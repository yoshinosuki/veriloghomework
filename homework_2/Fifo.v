==> flow/design.v <==
module sync_fifo
(
input               clk,
input               rst_n,
input               wen,
input   [15:0]      data_in,
output              full,
input               ren,
output  [15:0]      data_out,
output              empty
);
reg  [4:0] wr_cnt=0;
reg  [4:0] rd_cnt=0;
wire [3:0] wr_p,rd_p;
assign wr_p = wr_cnt[3:0];
assign rd_p = rd_cnt[3:0];
reg [15:0] mem [16-1:0];
reg [15:0] data_out_r;
assign data_out = data_out_r;
assign full = (wr_cnt[4]!= rd_cnt[4]&&wr_p==rd_p)? 1:0;
assign empty = (wr_cnt== rd_cnt)?1:0;
always@(posedge clk or negedge rst_n)
begin
    if(!rst_n)
    begin
        wr_cnt <=0;
        rd_cnt <=0;
    end
    else
    begin
        if(!full&&wen)  
        begin
            mem[wr_p] <=  data_in;
            wr_cnt <= wr_cnt +1;
        end
        if(!empty&&ren)
        begin
            data_out_r  <= mem[rd_p];
            rd_cnt <= rd_cnt + 1;
        end
    end
end
endmodule
# Tool chain data of sync_fifo
# Tool output for the design above, in the order of the flow.
# Lines are those of the file above, counted from 1.
# Operators: Yosys type, input widths -> output width; for muxes data width and select width s.
# Not given: --
# inputs
top,sync_fifo
clk_port,clk
cell_library,sky130hd
corner,tt_025C_1v80

# Elaborated design
# Counts by Yosys on the flattened word-level netlist (proc, flatten, opt, wreduce). Print and check cells are left out. Cells with the same type and inputs are merged into one.
# bits
in_bits,20
elab_cells,81
out_inout_bits,18
regBits,282
# op_classes
eq_ne,33
addsub,2
reduce_logical,24
muxes,3
# op_table
op,count
$pmux 16 s16,1
$eq 4x4->1 const B,16
$reduce_and 3->1,16
$eq 4x3->1 const B,8
$eq 4x2->1 const B,4
$add 5x1->5 const B,2
$eq 4x1->1 const B,2
$logic_not 4->1,2
$eq 5x5->1,1
$eq 4x4->1,1
$logic_and 1x1->1,3
$logic_not 1->1,2
$reduce_and 2->1,1
$mux 1,2
$ne 1x1->1,1

# Logic depth
# Yosys ltp: most cells in a row. Word level: on the elaborated netlist, between registers, memories and ports. Mapped: between sequential cells and ports; inverters and the memories' decode and read muxes count.
# depth
depth_word,6
abc_area,0
ltp_mapped,10
ltp_nobuf,6

# After synthesis
# The flow's flattened synthesis, as Yosys stat reports it; memories are mapped. The netlist is that of the ABC_AREA named above (0 if unset); the other value can give another one.
# types
type,count,area_total_um2
sky130_fd_sc_hd__edfxtp_1,272,8.17E+03
sky130_fd_sc_hd__a22oi_1,37,277.766
sky130_fd_sc_hd__dfrtp_1,10,250.24
sky130_fd_sc_hd__mux2i_1,19,190.182
sky130_fd_sc_hd__a222oi_1,14,140.134
sky130_fd_sc_hd__a21oi_1,27,135.13
sky130_fd_sc_hd__buf_2,23,115.11
sky130_fd_sc_hd__xnor2_1,13,113.859
sky130_fd_sc_hd__nand2_1,28,105.101
sky130_fd_sc_hd__ha_1,8,100.096
sky130_fd_sc_hd__nor2_1,24,90.086
sky130_fd_sc_hd__a221oi_1,9,78.826
sky130_fd_sc_hd__a31oi_1,12,75.072
sky130_fd_sc_hd__nor3_1,15,75.072
sky130_fd_sc_hd__nand3_1,14,70.067
sky130_fd_sc_hd__o21ai_0,14,70.067
sky130_fd_sc_hd__a211oi_1,9,67.565
sky130_fd_sc_hd__o22ai_1,10,62.56
# Not listed: further types 37, cells in them 112.
# synth_totals
area_um2,10974.3
flip_flops,282
cell_count,670
n_buf,45
sequential_area_um2,8418.1

# Worst setup path after synthesis
# OpenSTA on the mapped netlist: ideal clock, no wires. The path of least setup slack (recovery checks aside). Input and output delay are each 20% of the period. Register names are those of the netlist, which keeps one name where synthesis merged equal registers.
# synth_timing
path_type,reg-to-reg
start,register rd_cnt[3]
end,register mem[0][0]
path_buffers,1
arrival_ps,2620
clock_period_ps,3840
driving_pins,6
launch_ps,0
delay_ps,3050
t_required_ps,3410
setup_time_ps,430
path_slack_ps,790
synth_period_reached_ps,3050
# "delay_ps" is the arrival time less input delay plus setup time.
# "driving_pins" counts driving pins, that of a launching flip-flop among them; a cell with two outputs on the path counts twice.
# "synth_period_reached_ps" = period - worst setup slack (recovery checks aside). The figure is calculated, with input and output delays left at 20% of the set period.
# The rows between start and end are the longest chain of elaborated cells between them; the timing report does not say that the signal goes this way. Where chains are equally long, one stands for them.
# Each line given opens the expression or statement behind the cell; cells for indexed reads and writes are added by Yosys, which also makes memories of some case tables.
# synth_between
cell_sequence,sky130_fd_sc_hd__dfrtp_1 > sky130_fd_sc_hd__buf_2 > sky130_fd_sc_hd__xnor2_1 > sky130_fd_sc_hd__nand4_2 > sky130_fd_sc_hd__o21ai_4 > sky130_fd_sc_hd__nor4_1
elab_chain_cells,6
cone_cells,6
cone_lines,2
cone_classes,1 x eq/ne; 1 x mux; 4 x reduce/logical
# synth_lines
element,line,rtl
"start, declared",13,reg  [4:0] rd_cnt=0;
"start, assigned",27,rd_cnt <=0;
"start, assigned",39,rd_cnt <= rd_cnt + 1;
$eq 4x4->1,20,assign full = (wr_cnt[4]!= rd_cnt[4]&&wr_p==rd_p)? 1:0;
$logic_and 1x1->1,20,
$mux 1,20,
$logic_not 1->1,31,if(!full&&wen)
$logic_and 1x1->1,31,
$reduce_and 3->1,--,
"end, assigned",33,mem[wr_p] <=  data_in;
"end, declared",17,reg [15:0] mem [16-1:0];

# Timing after layout
# From the final timing report of record 1: the path of least setup slack in the routed layout; clock arrival at registers is part of the times.
# The report prints the path's times to 10 ps; the period is as set.
# layout_timing
path_type,reg-to-output
start,register rd_cnt[2]
end,output full
path_slack_ps,1060
output_delay_ps,860
launch_ps,550
driving_pins,5
t_required_ps,3450
arrival_ps,2390
path_buffers,1
clock_period_ps,4310
# The rows between start and end are the longest chain of elaborated cells between them; the timing report does not say that the signal goes this way. Where chains are equally long, one stands for them.
# layout_between
cell_sequence,sky130_fd_sc_hd__dfrtp_2 > sky130_fd_sc_hd__xnor2_1 > sky130_fd_sc_hd__nand4_2 > sky130_fd_sc_hd__nor2_1 > sky130_fd_sc_hd__clkdlybuf4s50_1
elab_chain_cells,3
cone_cells,3
cone_lines,1
cone_classes,1 x eq/ne; 1 x mux; 1 x reduce/logical
# layout_lines
element,line,rtl
"start, declared",13,reg  [4:0] rd_cnt=0;
"start, assigned",27,rd_cnt <=0;
"start, assigned",39,rd_cnt <= rd_cnt + 1;
$eq 4x4->1,20,assign full = (wr_cnt[4]!= rd_cnt[4]&&wr_p==rd_p)? 1:0;
$logic_and 1x1->1,20,
$mux 1,20,
"end, declared",7,"output              full,"

# Below are 2 stored runs of the flow (Yosys, OpenROAD; platform sky130hd) on sync_fifo, each with its settings and what was measured, unordered. Constraints: input delay and output delay 20% of the set period each, output load 0.01 pF.
# "clock_period_reached_ps": clock period set for the run, less the worst setup slack. It is reckoned from that one timing run; input and output delays stay at 20% of the period that was set.
# "final_power_mw" is the tool's figure for a default switching activity; nothing was simulated.
# Settings: - = not set for that run.
run name,period_ns,CAP_MARGIN,CORE_MARGIN,CORE_UTILIZATION,SLEW_MARGIN,SETUP_SLACK_MARGIN,PLACE_DENSITY_LB_ADDON,CORE_ASPECT_RATIO,CTS_CLUSTER_SIZE,MAX_ROUTING_LAYER,setup_worst_slack_ps,design_die_area_um2,yosys.chip_area_um2,ws_hold_ps,final_power_mw,clock_period_reached_ps,post_route_stdcell_area_um2,setupTns_ps
record 1,4.31,20,2,40,20,-,-,-,-,-,1056,28776.0,10974.3,547,8.471,3254,12763.5,0
record 2,4.49,10,6,25,20,1.27,0.01,1.45,28,met4,1382,49156.6,10974.3,532,8.906,3108,13356.6,0
